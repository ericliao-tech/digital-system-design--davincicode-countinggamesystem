==> flow/design.v <==
module Guassnumber(
    input rst, clk,          
    input add1, add10, sub1, sub10,  
    input add_1, add_2, add_3, add_5, add_10, sub_1, sub_2,  
    input clear,              
    output reg [7:0] se1, se2,  
    output reg light_red, light_gre, light_yell          
);
    reg [7:0] count, memory, count_new;  
    reg [7:0] ten, one, ten_new, one_new;  
    reg matchmode;  
    always @(posedge clk) begin
        if (rst) begin              
            se1 <= 8'hC0;  
            se2 <= 8'hC0;
            memory <= count;
            count <= 0;
            count_new <= 0;
            matchmode <= 0;
            light_red <= 0; 
            light_gre <= 0;
            light_yell <= 0;
        end 
        else begin
            if (matchmode == 0) begin  
                if (add1 == 1 && count != 99)  
                    count <= count + 1;	       
                else if (add1 == 1)
                    count <= 0;
                if (add10 == 1 && count < 90)
                    count <= count + 10;
                else if (add10 == 1)
                    count <= count - 90;
                if (sub1 == 1 && count != 0)
                    count <= count - 1;
                else if (sub1 == 1)
                    count <= 99;
                if (sub10 == 1 && count > 9)
                    count <= count - 10;
                else if (sub10 == 1)
                    count <= 99 - 9 + count;
                if (clear) begin  
                    se1 <= 8'hC0;
                    se2 <= 8'hC0;
                    memory <= count;    
                    count_new <= 0;
                    matchmode <= 1;  
                end
                ten = count / 10;
                one = count % 10;
                case (ten)
                    8'b00000000: se1 <= 8'hC0;
                    8'b00000001: se1 <= 8'hF9;
                    8'b00000010: se1 <= 8'hA4;
                    8'b00000011: se1 <= 8'hB0;
                    8'b00000100: se1 <= 8'h99;
                    8'b00000101: se1 <= 8'h92;
                    8'b00000110: se1 <= 8'h82;
                    8'b00000111: se1 <= 8'hF8;
                    8'b00001000: se1 <= 8'h80;
                    8'b00001001: se1 <= 8'h90;
                endcase
                case (one)
                    8'b00000000: se2 <= 8'hC0;
                    8'b00000001: se2 <= 8'hF9;
                    8'b00000010: se2 <= 8'hA4;
                    8'b00000011: se2 <= 8'hB0;
                    8'b00000100: se2 <= 8'h99;
                    8'b00000101: se2 <= 8'h92;
                    8'b00000110: se2 <= 8'h82;
                    8'b00000111: se2 <= 8'hF8;
                    8'b00001000: se2 <= 8'h80;
                    8'b00001001: se2 <= 8'h90;
                endcase
            end
            if (matchmode == 1) begin		 
                if (add_1 == 1 && count_new < memory)
                    count_new <= count_new + 1;
                if (add_2 == 1 && count_new < memory)
                    count_new <= count_new + 2;
                if (add_3 == 1 && count_new < memory)
                    count_new <= count_new + 3;
                if (add_5 == 1 && count_new < memory)
                    count_new <= count_new + 5;
                if (add_10 == 1 && count_new < memory)
                    count_new <= count_new + 10;
                if (sub_1 == 1 && count_new > memory)
                    count_new <= count_new - 1;
                if (sub_2 == 1 && count_new > memory)
                    count_new <= count_new - 2;
                if (count_new > memory)  
                    light_red <= 1;
                else
                    light_red <= 0;
                if (count_new == memory) 
                    light_gre <= 1;
                else
                    light_gre <= 0;
                if (count_new < memory) 
                    light_yell <= 1;
                else
                    light_yell <= 0;
                ten_new = count_new / 10;
                one_new = count_new % 10;
                case (ten_new)
                    8'b00000000: se1 <= 8'hC0;
                    8'b00000001: se1 <= 8'hF9;
                    8'b00000010: se1 <= 8'hA4;
                    8'b00000011: se1 <= 8'hB0;
                    8'b00000100: se1 <= 8'h99;
                    8'b00000101: se1 <= 8'h92;
                    8'b00000110: se1 <= 8'h82;
                    8'b00000111: se1 <= 8'hF8;
                    8'b00001000: se1 <= 8'h80;
                    8'b00001001: se1 <= 8'h90;
                endcase
                case (one_new)
                    8'b00000000: se2 <= 8'hC0;
                    8'b00000001: se2 <= 8'hF9;
                    8'b00000010: se2 <= 8'hA4;
                    8'b00000011: se2 <= 8'hB0;
                    8'b00000100: se2 <= 8'h99;
                    8'b00000101: se2 <= 8'h92;
                    8'b00000110: se2 <= 8'h82;
                    8'b00000111: se2 <= 8'hF8;
                    8'b00001000: se2 <= 8'h80;
                    8'b00001001: se2 <= 8'h90;
                endcase
            end
        end
    end
endmodule
# Reports on Guassnumber
# Tool output for the design above, in the order of the flow.
# Line numbers count from 1 in the design file above.
# Cell names lack the library's common part.
setup:
  design: "Guassnumber"
  clk_port: "clk"
  lib: "sky130hd"
  pvt_corner: "tt_025C_1v80"

# Word level
# Counts by Yosys on the flattened word-level netlist (proc, flatten, opt, wreduce; memories kept). Register bits leave out memories and registers merged into their read ports (data or address). Print and check cells are left out. Cells with the same type and inputs are merged into one.
word_totals:
  register_bits: 44
  latchBits: 0
  ramBits: 0
  romBits: 0
  clocked_rd_ports_x_width: 0
  n_memories: 0
  inputBits: 14
  out_inout_bits: 19
  word_cells: 126
classes:
  addsub: 13
  multipliers: 0
  n_div: 4
  compare: 4
  n_eq: 39
  n_shift: 0
  mux: 36
  n_logic: 1
  reduce_and_logical: 20
op_table:
  columns: ["op", "count"]
  rows:
  - ["case mux 8 bit (select 10 bit)", 4]
  - ["divider 8 x 4 -> 32 bit (second input constant)", 2]
  - ["remainder unit 8 x 4 -> 32 bit (second input constant)", 2]
  - ["two-way mux 8 bit", 27]
  - ["== test 8 x 3 -> 1 bit (second input constant)", 16]
  - ["== test 8 x 2 -> 1 bit (second input constant)", 8]
  - ["== test 8 x 4 -> 1 bit (second input constant)", 8]
  - ["== test 8 x 1 -> 1 bit (second input constant)", 4]
  - ["logical NOT 8 bit", 4]
  - ["adder 8 x 1 -> 8 bit (second input constant)", 2]
  - ["subtractor 8 x 1 -> 8 bit (second input constant)", 2]
  - ["adder 8 x 2 -> 8 bit (second input constant)", 2]
  - ["adder 8 x 4 -> 8 bit (second input constant)", 2]
  - ["nonzero test 8 bit", 2]
  - ["logical AND 1 bit", 11]
  - ["adder 7 x 8 -> 8 bit (first input constant)", 1]
  - ["subtractor 8 x 2 -> 8 bit (second input constant)", 1]
  - ["adder 8 x 3 -> 8 bit (second input constant)", 1]
  - ["subtractor 8 x 4 -> 8 bit (second input constant)", 1]
  - ["greater-than comparator 8 x 4 -> 1 bit (second input constant)", 1]
  - ["subtractor 8 x 7 -> 8 bit (second input constant)", 1]
  - ["< comparator 8 x 7 -> 1 bit (second input constant)", 1]
  - ["inequality test 8 x 7 -> 1 bit (second input constant)", 1]
  - ["greater-than comparator 8 bit", 1]
  - ["< comparator 8 bit", 1]
  - ["== test 8 bit", 1]
  - ["two-way mux 1 bit", 5]
  - ["AND reduction 2 bit", 2]
# Not listed: further kinds 3, cells in them 3.

# Logic depth
# Longest topological path by Yosys (ltp), each cell counted once; first at word level (registers and memories cut), then after technology mapping (sequential cells cut; the memories' decode and read muxes count).
logic_depth:
  word_depth: 10
  ABC_AREA: 0
  depth_mapped: 25
  mapped_depth_nobuf: 21

# Netlist
# The flow's flattened synthesis, as Yosys stat reports it; memories are mapped. The netlist is that of the ABC_AREA named above (0 if unset); the other value can give another one.
# Totals and module areas in this step are rounded.
by_type:
  columns: ["cell_type", "count", "type_area_um2"]
  rows:
  - ["dfxtp_1", 36, 720.691]
  - ["a21oi_1", 68, 340.326]
  - ["nor2_1", 87, 326.563]
  - ["ha_1", 26, 325.312]
  - ["nand2_1", 77, 289.027]
  - ["o21ai_0", 55, 275.264]
  - ["edfxtp_1", 8, 240.23]
  - ["clkbuf_1", 38, 142.637]
  - ["xnor2_1", 16, 140.134]
  - ["mux2i_1", 10, 100.096]
  - ["nor3_1", 20, 100.096]
  - ["a211oi_1", 13, 97.594]
  - ["xor2_1", 11, 96.342]
  - ["inv_1", 25, 93.84]
  - ["nand3_1", 18, 90.086]
  - ["a31oi_1", 14, 87.584]
  - ["o22ai_1", 13, 81.328]
  - ["a221oi_1", 9, 78.826]
# Not listed: further types 65, cells in them 212.
synth_totals:
  stdcells: 756
  area_um2: 5400
  seq_area_um2: 960
  ffs: 44
  n_buf: 54

# Path before layout
# Source: OpenSTA report_checks on the synthesized netlist (no wires, ideal clock, input and output delay 20% of the period each), path of least setup slack; recovery checks are left aside. Register names are those of the netlist, which keeps one name where synthesis merged equal registers.
synth_timing:
  path_type: "flip-flop to flip-flop"
  from: "register count_new[6]"
  to: "register se2[1]"
  clock_period_ps: 6570
  setup_ps: 86
  launch_ps: 0
  arrival_time_ps: 5217
  required_time_ps: 6484
  slack_ps: 1267
  delay_ps: 5303
  stages: 25
  path_buffers: 4
  period_less_setup_slack_ps: 5303
# "delay_ps" is the arrival time less input delay plus setup time.
# "stages" counts driving pins, that of a launching flip-flop among them; a cell with two outputs on the path counts twice.
# "period_less_setup_slack_ps" is the clock period less the worst setup slack; recovery checks do not enter. This is arithmetic on one report: input and output delays are still those of the set period (20% each).
# The rows between start and end are the longest chain of elaborated cells between them; the timing report does not say that the signal goes this way. Where chains are equally long, one stands for them.
# A line is the first line of the expression or statement that the cell stems from. Yosys adds cells for indexed reads and writes and turns some case tables into memories.
# At most two assigning lines are given for a register; there are more.
synth_via:
  path_cell_list: "dfxtp_1 buf_2 mux2_4 clkinv_2 buf_6 ha_1 nand2b_1 ha_1 nand3b_1 o221a_2 a311o_1 buf_6 o21ai_2 a21oi_2 o21ai_2 nor2_1 nand2b_1 inv_1 ha_1 clkbuf_1 xnor3_1 a31oi_1 nor3_1 or3_1 a221oi_2"
  elab_chain_cells: 4
  cone_cells: 13
  lines_between: 3
  classes_between: "div: 1; eq/ne: 9; mux: 2; reduce/logical: 1"
synth_rtl:
  columns: ["element", "line_no", "source"]
  rows:
  - ["start: declaration", 9, "reg [7:0] count, memory, count_new;"]
  - ["start: assignment", 78, "count_new <= count_new + 1;"]
  - ["start: assignment", 80, "count_new <= count_new + 2;"]
  - ["remainder unit 8 x 4 -> 32 bit", 104, "one_new = count_new % 10;"]
  - ["== test 8 x 4 -> 1 bit", 117, "case (one_new)"]
  - ["case mux 8 bit (select 10 bit)", 117, null]
  - ["two-way mux 8 bit", 76, "if (matchmode == 1) begin"]
  - ["end: assignment", 72, "8'b00001000: se2 <= 8'h80;"]
  - ["end: assignment", 73, "8'b00001001: se2 <= 8'h90;"]
  - ["end: declaration", 6, "output reg [7:0] se1, se2,"]

# Path in the finished layout
# Path of least setup slack in the final report of record 1 (OpenROAD, finished layout, wires in). Where an end is a register, its clock arrival counts in the times.
# The report prints the path's times to 10 ps; the period is as set.
layout_timing:
  path_type: "flip-flop to flip-flop"
  from: "register matchmode"
  to: "register se2[3]"
  clock_period_ps: 7250
  setup_ps: 80
  launch_ps: 330
  arrival_time_ps: 7180
  required_time_ps: 7470
  slack_ps: 290
  stages: 23
  path_buffers: 1
# The rows between start and end are the longest chain of elaborated cells between them; the timing report does not say that the signal goes this way. Where chains are equally long, one stands for them.
# At most two assigning lines are given for a register; there are more.
layout_via:
  path_cell_list: "dfxtp_1 buf_4 mux2_4 clkinv_2 ha_1 nand2b_1 ha_1 nand3b_1 o221a_2 a311o_1 o21ai_0 a32o_1 o21ai_4 nand2_1 nand2b_1 inv_1 ha_1 xnor3_1 a31oi_1 nand2_1 o211ai_2 nand3_1 a21oi_1"
  elab_chain_cells: 3
  cone_cells: 3
  lines_between: 3
  classes_between: "mux: 3"
layout_rtl:
  columns: ["element", "line_no", "source"]
  rows:
  - ["start: declaration", 11, "reg matchmode;"]
  - ["start: assignment", 19, "matchmode <= 0;"]
  - ["start: assignment", 47, "matchmode <= 1;"]
  - ["two-way mux 8 bit", 25, "if (matchmode == 0) begin"]
  - ["case mux 8 bit (select 10 bit)", 117, "case (one_new)"]
  - ["two-way mux 8 bit", 76, "if (matchmode == 1) begin"]
  - ["end: assignment", 72, "8'b00001000: se2 <= 8'h80;"]
  - ["end: assignment", 73, "8'b00001001: se2 <= 8'h90;"]
  - ["end: declaration", 6, "output reg [7:0] se1, se2,"]

# Stored flow runs of Guassnumber (2 of them; Yosys, OpenROAD, sky130hd). They differ in their settings and are not a sequence. Constraints: input delay and output delay 20% of the set period each, output load 0.01 pF.
# "period_less_ws_ps": clock period set for the run, less the worst setup slack. It is reckoned from that one timing run; input and output delays stay at 20% of the period that was set.
# "worst_path_ps" is the time allowed to the run's worst setup path (the clock period less input and output delay, where it has them) less its slack. Clock arrival times count: a late capture clock shortens it, a late launch clock lengthens it.
# "design_power_w": no workload was simulated; the value follows from the tool's default switching activity.
# "worst_path_ps" is given in steps of 10 ps.
# The measured numbers are rounded.
runs:
  - name: "record 1"
    settings:
      period_ns: 7.25
      CORE_UTILIZATION: 59
      SETUP_SLACK_MARGIN: 0.07
      PLACE_DENSITY_LB_ADDON: 0.29
      CORE_MARGIN: 7
      CELL_PAD_IN_SITES_DETAIL_PLACEMENT: 1
      ABC_AREA: 0
      GPL_ROUTABILITY_DRIVEN: 1
      CTS_CLUSTER_DIAMETER: 234
      SLEW_MARGIN: 10
      MAX_ROUTING_LAYER: "met4"
      CAP_MARGIN: 20
    results:
      final_stdcell_area_um2: 5700
      die_footprint_um2: 12000
      worstSetupSlack_ps: 290
      final_setup_tns_ps: 0
      worst_path_ps: 6960
      worstPathKind: "flip-flop to flip-flop"
      yosys.chip_area_um2: 5400
      hold_ws_ps: 460
      design_power_w: 0.0025
      finish.utilization_pct: 65
      period_less_ws_ps: 6959
  - name: "record 2"
    settings:
      period_ns: 5.64
      CORE_UTILIZATION: 60
      CAP_MARGIN: 20
      CORE_MARGIN: 2
      SLEW_MARGIN: 20
    results:
      final_stdcell_area_um2: 5800
      die_footprint_um2: 9700
      worstSetupSlack_ps: 280
      final_setup_tns_ps: 0
      worst_path_ps: 5360
      worstPathKind: "flip-flop to flip-flop"
      yosys.chip_area_um2: 5400
      hold_ws_ps: 460
      design_power_w: 0.0028
      finish.utilization_pct: 67
      period_less_ws_ps: 5360
